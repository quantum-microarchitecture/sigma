==> flow/design.v <==
module sirv_gnrl_pipe_stage # (
  parameter CUT_READY = 0,
  parameter DP = 1,
  parameter DW = 32
) (
  input           i_vld, 
  output          i_rdy, 
  input  [DW-1:0] i_dat,
  output          o_vld, 
  input           o_rdy, 
  output [DW-1:0] o_dat,
  input           clk,
  input           rst_n
);
  genvar i;
  generate  
  if(DP == 0) begin: dp_eq_0 
      assign o_vld = i_vld;
      assign i_rdy = o_rdy;
      assign o_dat = i_dat;
  end 
  else begin: dp_gt_0 
      wire vld_set;
      wire vld_clr;
      wire vld_ena;
      wire vld_r;
      wire vld_nxt;
      assign vld_set = i_vld & i_rdy;
      assign vld_clr = o_vld & o_rdy;
      assign vld_ena = vld_set | vld_clr;
      assign vld_nxt = vld_set | (~vld_clr);
      sirv_gnrl_dfflr #(1) vld_dfflr (vld_ena, vld_nxt, vld_r, clk, rst_n);
      assign o_vld = vld_r;
      sirv_gnrl_dffl #(DW) dat_dffl (vld_set, i_dat, o_dat, clk);
      if(CUT_READY == 1) begin:cut_ready 
          assign i_rdy = (~vld_r);
      end 
      else begin:no_cut_ready 
          assign i_rdy = (~vld_r) | vld_clr;
      end 
  end 
  endgenerate 
endmodule 
module sirv_gnrl_bypbuf # (
  parameter DP = 8,
  parameter DW = 32
) (
  input           i_vld,
  output          i_rdy,
  input  [DW-1:0] i_dat,
  output          o_vld,
  input           o_rdy,
  output [DW-1:0] o_dat,
  input           clk,
  input           rst_n
);
  wire          fifo_i_vld;
  wire          fifo_i_rdy;
  wire [DW-1:0] fifo_i_dat;
  wire          fifo_o_vld;
  wire          fifo_o_rdy;
  wire [DW-1:0] fifo_o_dat;
  sirv_gnrl_fifo # (
       .DP(DP),
       .DW(DW),
       .CUT_READY(1) 
  ) u_bypbuf_fifo(
    .i_vld   (fifo_i_vld),
    .i_rdy   (fifo_i_rdy),
    .i_dat   (fifo_i_dat),
    .o_vld   (fifo_o_vld),
    .o_rdy   (fifo_o_rdy),
    .o_dat   (fifo_o_dat),
    .clk     (clk  ),
    .rst_n   (rst_n)
  );
  assign i_rdy = fifo_i_rdy;
  wire byp = i_vld & o_rdy & (~fifo_o_vld);
  assign fifo_o_rdy = o_rdy;
  assign o_vld = fifo_o_vld | i_vld;
  assign o_dat = fifo_o_vld ? fifo_o_dat : i_dat;
  assign fifo_i_dat  = i_dat; 
  assign fifo_i_vld = i_vld & (~byp);
endmodule 
module sirv_gnrl_fifo # (
  parameter CUT_READY = 0,
  parameter MSKO = 0, 
  parameter DP   = 8, 
  parameter DW   = 32 
) (
  input           i_vld, 
  output          i_rdy, 
  input  [DW-1:0] i_dat,
  output          o_vld, 
  input           o_rdy, 
  output [DW-1:0] o_dat,
  input           clk,
  input           rst_n
);
genvar i;
generate  
  if(DP == 0) begin: dp_eq0 
     assign o_vld = i_vld;
     assign i_rdy = o_rdy;
     assign o_dat = i_dat;
  end 
  else begin: dp_gt0 
    wire [DW-1:0] fifo_rf_r [DP-1:0];
    wire [DP-1:0] fifo_rf_en;
    wire wen = i_vld & i_rdy;
    wire ren = o_vld & o_rdy;
    wire [DP-1:0] rptr_vec_nxt; 
    wire [DP-1:0] rptr_vec_r;
    wire [DP-1:0] wptr_vec_nxt; 
    wire [DP-1:0] wptr_vec_r;
    if(DP == 1) begin:rptr_dp_1
      assign rptr_vec_nxt = 1'b1; 
    end
    else begin:rptr_dp_not_1
      assign rptr_vec_nxt = 
          rptr_vec_r[DP-1] ? {{DP-1{1'b0}}, 1'b1} :
                          (rptr_vec_r << 1);
    end
    if(DP == 1) begin:wptr_dp_1
      assign wptr_vec_nxt = 1'b1; 
    end
    else begin:wptr_dp_not_1
      assign wptr_vec_nxt =
          wptr_vec_r[DP-1] ? {{DP-1{1'b0}}, 1'b1} :
                          (wptr_vec_r << 1);
    end
    sirv_gnrl_dfflrs #(1)    rptr_vec_0_dfflrs  (ren, rptr_vec_nxt[0]     , rptr_vec_r[0]     , clk, rst_n);
    sirv_gnrl_dfflrs #(1)    wptr_vec_0_dfflrs  (wen, wptr_vec_nxt[0]     , wptr_vec_r[0]     , clk, rst_n);
    if(DP > 1) begin:dp_gt1
    sirv_gnrl_dfflr  #(DP-1) rptr_vec_31_dfflr  (ren, rptr_vec_nxt[DP-1:1], rptr_vec_r[DP-1:1], clk, rst_n);
    sirv_gnrl_dfflr  #(DP-1) wptr_vec_31_dfflr  (wen, wptr_vec_nxt[DP-1:1], wptr_vec_r[DP-1:1], clk, rst_n);
    end
    wire [DP:0] i_vec;
    wire [DP:0] o_vec;
    wire [DP:0] vec_nxt; 
    wire [DP:0] vec_r;
    wire vec_en = (ren ^ wen );
    assign vec_nxt = wen ? {vec_r[DP-1:0], 1'b1} : (vec_r >> 1);  
    sirv_gnrl_dfflrs #(1)  vec_0_dfflrs     (vec_en, vec_nxt[0]     , vec_r[0]     ,     clk, rst_n);
    sirv_gnrl_dfflr  #(DP) vec_31_dfflr     (vec_en, vec_nxt[DP:1], vec_r[DP:1],     clk, rst_n);
    assign i_vec = {1'b0,vec_r[DP:1]};
    assign o_vec = {1'b0,vec_r[DP:1]};
    if(DP == 1) begin:cut_dp_eq1 
        if(CUT_READY == 1) begin:cut_ready 
          assign i_rdy = (~i_vec[DP-1]);
        end 
        else begin:no_cut_ready 
          assign i_rdy = (~i_vec[DP-1]) | ren;
        end 
    end 
    else begin : no_cut_dp_gt1 
      assign i_rdy = (~i_vec[DP-1]);
    end 
    for (i=0; i<DP; i=i+1) begin:fifo_rf 
      assign fifo_rf_en[i] = wen & wptr_vec_r[i];
      sirv_gnrl_dffl  #(DW) fifo_rf_dffl (fifo_rf_en[i], i_dat, fifo_rf_r[i], clk);
    end 
    integer j;
    reg [DW-1:0] mux_rdat;
    always @*
    begin : rd_port_PROC 
      mux_rdat = {DW{1'b0}};
      for(j=0; j<DP; j=j+1) begin
        mux_rdat = mux_rdat | ({DW{rptr_vec_r[j]}} & fifo_rf_r[j]);
      end
    end 
    if(MSKO == 1) begin:mask_output 
        assign o_dat = {DW{o_vld}} & mux_rdat;
    end 
    else begin:no_mask_output 
        assign o_dat = mux_rdat;
    end 
    assign o_vld = (o_vec[0]);
  end 
endgenerate 
endmodule 
module sirv_gnrl_dfflrs # (
  parameter DW = 32
) (
  input               lden, 
  input      [DW-1:0] dnxt,
  output     [DW-1:0] qout,
  input               clk,
  input               rst_n
);
reg [DW-1:0] qout_r;
always @(posedge clk or negedge rst_n)
begin : DFFLRS_PROC
  if (rst_n == 1'b0)
    qout_r <= {DW{1'b1}};
  else if (lden == 1'b1)
    qout_r <= #1 dnxt;
end
assign qout = qout_r;
endmodule
module sirv_gnrl_dfflr # (
  parameter DW = 32
) (
  input               lden, 
  input      [DW-1:0] dnxt,
  output     [DW-1:0] qout,
  input               clk,
  input               rst_n
);
reg [DW-1:0] qout_r;
always @(posedge clk or negedge rst_n)
begin : DFFLR_PROC
  if (rst_n == 1'b0)
    qout_r <= {DW{1'b0}};
  else if (lden == 1'b1)
    qout_r <= #1 dnxt;
end
assign qout = qout_r;
endmodule
module sirv_gnrl_dffl # (
  parameter DW = 32
) (
  input               lden, 
  input      [DW-1:0] dnxt,
  output     [DW-1:0] qout,
  input               clk 
);
reg [DW-1:0] qout_r;
always @(posedge clk)
begin : DFFL_PROC
  if (lden == 1'b1)
    qout_r <= #1 dnxt;
end
assign qout = qout_r;
endmodule
module sirv_gnrl_dffrs # (
  parameter DW = 32
) (
  input      [DW-1:0] dnxt,
  output     [DW-1:0] qout,
  input               clk,
  input               rst_n
);
reg [DW-1:0] qout_r;
always @(posedge clk or negedge rst_n)
begin : DFFRS_PROC
  if (rst_n == 1'b0)
    qout_r <= {DW{1'b1}};
  else                  
    qout_r <= #1 dnxt;
end
assign qout = qout_r;
endmodule
module sirv_gnrl_dffr # (
  parameter DW = 32
) (
  input      [DW-1:0] dnxt,
  output     [DW-1:0] qout,
  input               clk,
  input               rst_n
);
reg [DW-1:0] qout_r;
always @(posedge clk or negedge rst_n)
begin : DFFR_PROC
  if (rst_n == 1'b0)
    qout_r <= {DW{1'b0}};
  else                  
    qout_r <= #1 dnxt;
end
assign qout = qout_r;
endmodule
module sirv_gnrl_ltch # (
  parameter DW = 32
) (
  input               lden, 
  input      [DW-1:0] dnxt,
  output     [DW-1:0] qout
);
reg [DW-1:0] qout_r;
always @ * 
begin : LTCH_PROC
  if (lden == 1'b1)
    qout_r <= dnxt;
end
assign qout = qout_r;
endmodule
* Reports on sirv_gnrl_bypbuf
What the tools print for sirv_gnrl_bypbuf, step after step. Line numbers count from 1 in the design file above. Operators: Yosys type, input widths -> output width; for muxes data width and select width s. Library cell names are shortened. A cell with -- has no value.
Design: top sirv_gnrl_bypbuf, clock port clk, standard-cell library sky130hd, corner tt_025C_1v80

* Elaborated design
Counts by Yosys on the flattened word-level netlist (proc, flatten, opt, wreduce). Print and check cells are left out. Cells with the same type and inputs are merged into one.
Word-level totals: bits of input ports 36, word-level cells 51, flip-flop bits (word level) 281
Cells by class: bitwise gates (word level) 33, muxes and demuxes 4
Operator list (count):
- $and 32x32->32 | 8
- $or 32x32->32 | 7
- $mux 32 | 1
- $mux 8 | 2
- $and 1x1->1 | 13
- $mux 9 | 1
- $not 1->1 | 3
- $or 1x1->1 | 1
- $xor 1x1->1 | 1

* Logic depth
Yosys ltp: most cells in a row. Word level: on the elaborated netlist, between registers, memories and ports. Mapped: between sequential cells and ports; inverters and the memories' decode and read muxes count.
Logic depth: depth after elaboration 9, ABC_AREA 1, mapped depth 8, gate-level depth less buffers 6

* Netlist
Yosys stat after the flow's synthesis: flattened, memories mapped to cells. It holds for the ABC_AREA given above (unset counts as 0); a run with the other value may have another netlist. Totals and module areas in this step are rounded.
Mapped netlist: flip-flop cells 281, mapped area 0.0112 mm2, standard cells after synthesis 997
Cell types:
- edfxtp_1 | count 256, area in all 7.69E+03 um2
- nand2_1 | count 530, area in all 1.99E+03 um2
- dfrtp_1 | count 22, area in all 550.528 um2
- nor2_1 | count 66, area in all 247.738 um2
- buf_2 | count 32, area in all 160.154 um2
- nand3_1 | count 32, area in all 160.154 um2
- dfstp_2 | count 3, area in all 78.826 um2
- nor2_4 | count 6, area in all 67.565 um2
- inv_1 | count 12, area in all 45.043 um2
- o21ai_0 | count 7, area in all 35.034 um2
- o21ai_1 | count 7, area in all 35.034 um2
- buf_6 | count 2, area in all 22.522 um2
- o31ai_1 | count 3, area in all 22.522 um2
- nor2_8 | count 1, area in all 20.019 um2
- clkbuf_1 | count 5, area in all 18.768 um2
- inv_2 | count 5, area in all 18.768 um2
- nand2_2 | count 3, area in all 18.768 um2
- nand2_4 | count 1, area in all 11.261 um2
Other cell types: 4; their cells: 4.

* Timing after synthesis
OpenSTA on the mapped netlist: ideal clock, no wires. The path of least setup slack (recovery checks aside). Input and output delay are each 20% of the period. Register names are those of the netlist, which keeps one name where synthesis merged equal registers.
Timing path post-synthesis: kind input port to flip-flop, from in i_vld, to reg u_bypbuf_fifo.dp_gt0.fifo_rf[6].fifo_rf_dffl.qout_r[0], stages 5, data required time 2.889 ns, buffers on the path 1, path slack 0.452 ns, arrival 2.437 ns, delay of the path 2.196 ns, input delay 0.662 ns, library setup time 0.421 ns, clock period 3.31 ns, synthesis period reached 2.858 ns
"delay of the path" = arrival - input delay + setup time. "stages" counts driving pins, that of a launching flip-flop among them; a cell with two outputs on the path counts twice. "synthesis period reached" is the clock period less the worst setup slack; recovery checks do not enter. This is arithmetic on one report: input and output delays are still those of the set period (20% each). The rows between start and end are the longest chain of elaborated cells between them; the timing report does not say that the signal goes this way. Where chains are equally long, one stands for them. A line is the first line of the expression or statement that the cell stems from. Yosys adds cells for indexed reads and writes and turns some case tables into memories.
Between the ends, post-synthesis: cell sequence inv_2 -> nor2_8 -> nand2_2 -> buf_6 -> nor2_1, cells in the longest elaborated chain 6
Ends and longest elaborated chain, post-synthesis:
- start: declaration | line 48 | input           i_vld,
- $and 1x1->1 x2 | line 78 | wire byp = i_vld & o_rdy & (~fifo_o_vld);
- $not 1->1 | line 83 | assign fifo_i_vld = i_vld & (~byp);
- $and 1x1->1 | line 83
- $and 1x1->1 | line 110 | wire wen = i_vld & i_rdy;
- $and 1x1->1 | line 160 | assign fifo_rf_en[i] = wen & wptr_vec_r[i];
- end: assignment | line 232 | qout_r <= #1 dnxt;
- end: declaration | line 228 | reg [DW-1:0] qout_r;

* Timing after layout
Path of least setup slack in the final report of record 1 (OpenROAD, finished layout, wires in). Where an end is a register, its clock arrival counts in the times.
Timing path post-layout: kind flip-flop to output port, from reg u_bypbuf_fifo.dp_gt0.rptr_vec_0_dfflrs.qout_r, to out o_dat[24], path slack 0.53 ns, arrival 2.02 ns, stages 11, data required time 2.55 ns, clock period 3.19 ns, buffers on the path 4
The rows between start and end are the longest chain of elaborated cells between them; the timing report does not say that the signal goes this way. Where chains are equally long, one stands for them.
Between the ends, post-layout: cell sequence dfstp_2 -> buf_12 -> buf_12 -> buf_8 -> nand2_2 -> nand2_2 -> nor2_2 -> nand2_2 -> nand2_2 -> nand2_1 -> buf_2, cells in the longest elaborated chain 9
Ends and longest elaborated chain, post-layout:
- start: declaration | line 191 | reg [DW-1:0] qout_r;
- start: assignment | line 195 | qout_r <= {DW{1'b1}};
- start: assignment | line 197 | qout_r <= #1 dnxt;
- $and 32x32->32 | line 169 | mux_rdat = mux_rdat | ({DW{rptr_vec_r[j]}} & fifo_rf_r[j]);
- $or 32x32->32 x7 | line 169
- $mux 32 | line 81 | assign o_dat = fifo_o_vld ? fifo_o_dat : i_dat;
- end: declaration | line 53 | output [DW-1:0] o_dat,

# Flow runs of sirv_gnrl_bypbuf

Measured results for sirv_gnrl_bypbuf: 2 stored runs of the Yosys and OpenROAD flow on sky130hd. The settings differ; the order carries no meaning. The constraints put input and output delay at 20% of the set period each and load the outputs with 0.01 pF.
"allowed time less slack (worst setup path)": the worst setup path's part of the clock period (all of it between registers, 20% less for each end at a port) less its slack. A launch clock that arrives late makes it longer, a capture clock that arrives late makes it shorter.
"total power after layout" is the tool's figure for a default switching activity; nothing was simulated.
Values from the reports are rounded here.

* Record 1 | settings: period_ns 3.19; CORE_UTILIZATION 17; SETUP_SLACK_MARGIN 0.93; PLACE_DENSITY_LB_ADDON 0.29; CORE_MARGIN 7; CELL_PAD_IN_SITES_DETAIL_PLACEMENT 1; ABC_AREA 1; GPL_TIMING_DRIVEN 1; CAP_MARGIN 15; SLEW_MARGIN 20 | results: allowed time less slack (worst setup path) 2.02 ns; type of the worst setup path flip-flop to output port; standard-cell area of the final layout 0.0152 mm2; Yosys chip area after synthesis 0.0112 mm2; full die area 0.0733 mm2; total negative slack on setup checks 0.000 ns; total power after layout 7.81 mW; worst slack on setup checks 0.534 ns
* Record 2 | settings: period_ns 2.11; CORE_UTILIZATION 34; SETUP_SLACK_MARGIN 0.05; PLACE_DENSITY 0.82; CELL_PAD_IN_SITES_GLOBAL_PLACEMENT 3; GPL_TIMING_DRIVEN 0; CTS_CLUSTER_SIZE 91; CAP_MARGIN 20; MIN_ROUTING_LAYER met1; CORE_MARGIN 2; SLEW_MARGIN 20 | results: total power after layout 10.7 mW; full die area 0.0321 mm2; Yosys chip area after synthesis 0.0104 mm2; worst slack on setup checks -0.285 ns; allowed time less slack (worst setup path) 1.97 ns; type of the worst setup path flip-flop to output port; total negative slack on setup checks -6.95 ns; standard-cell area of the final layout 0.0133 mm2
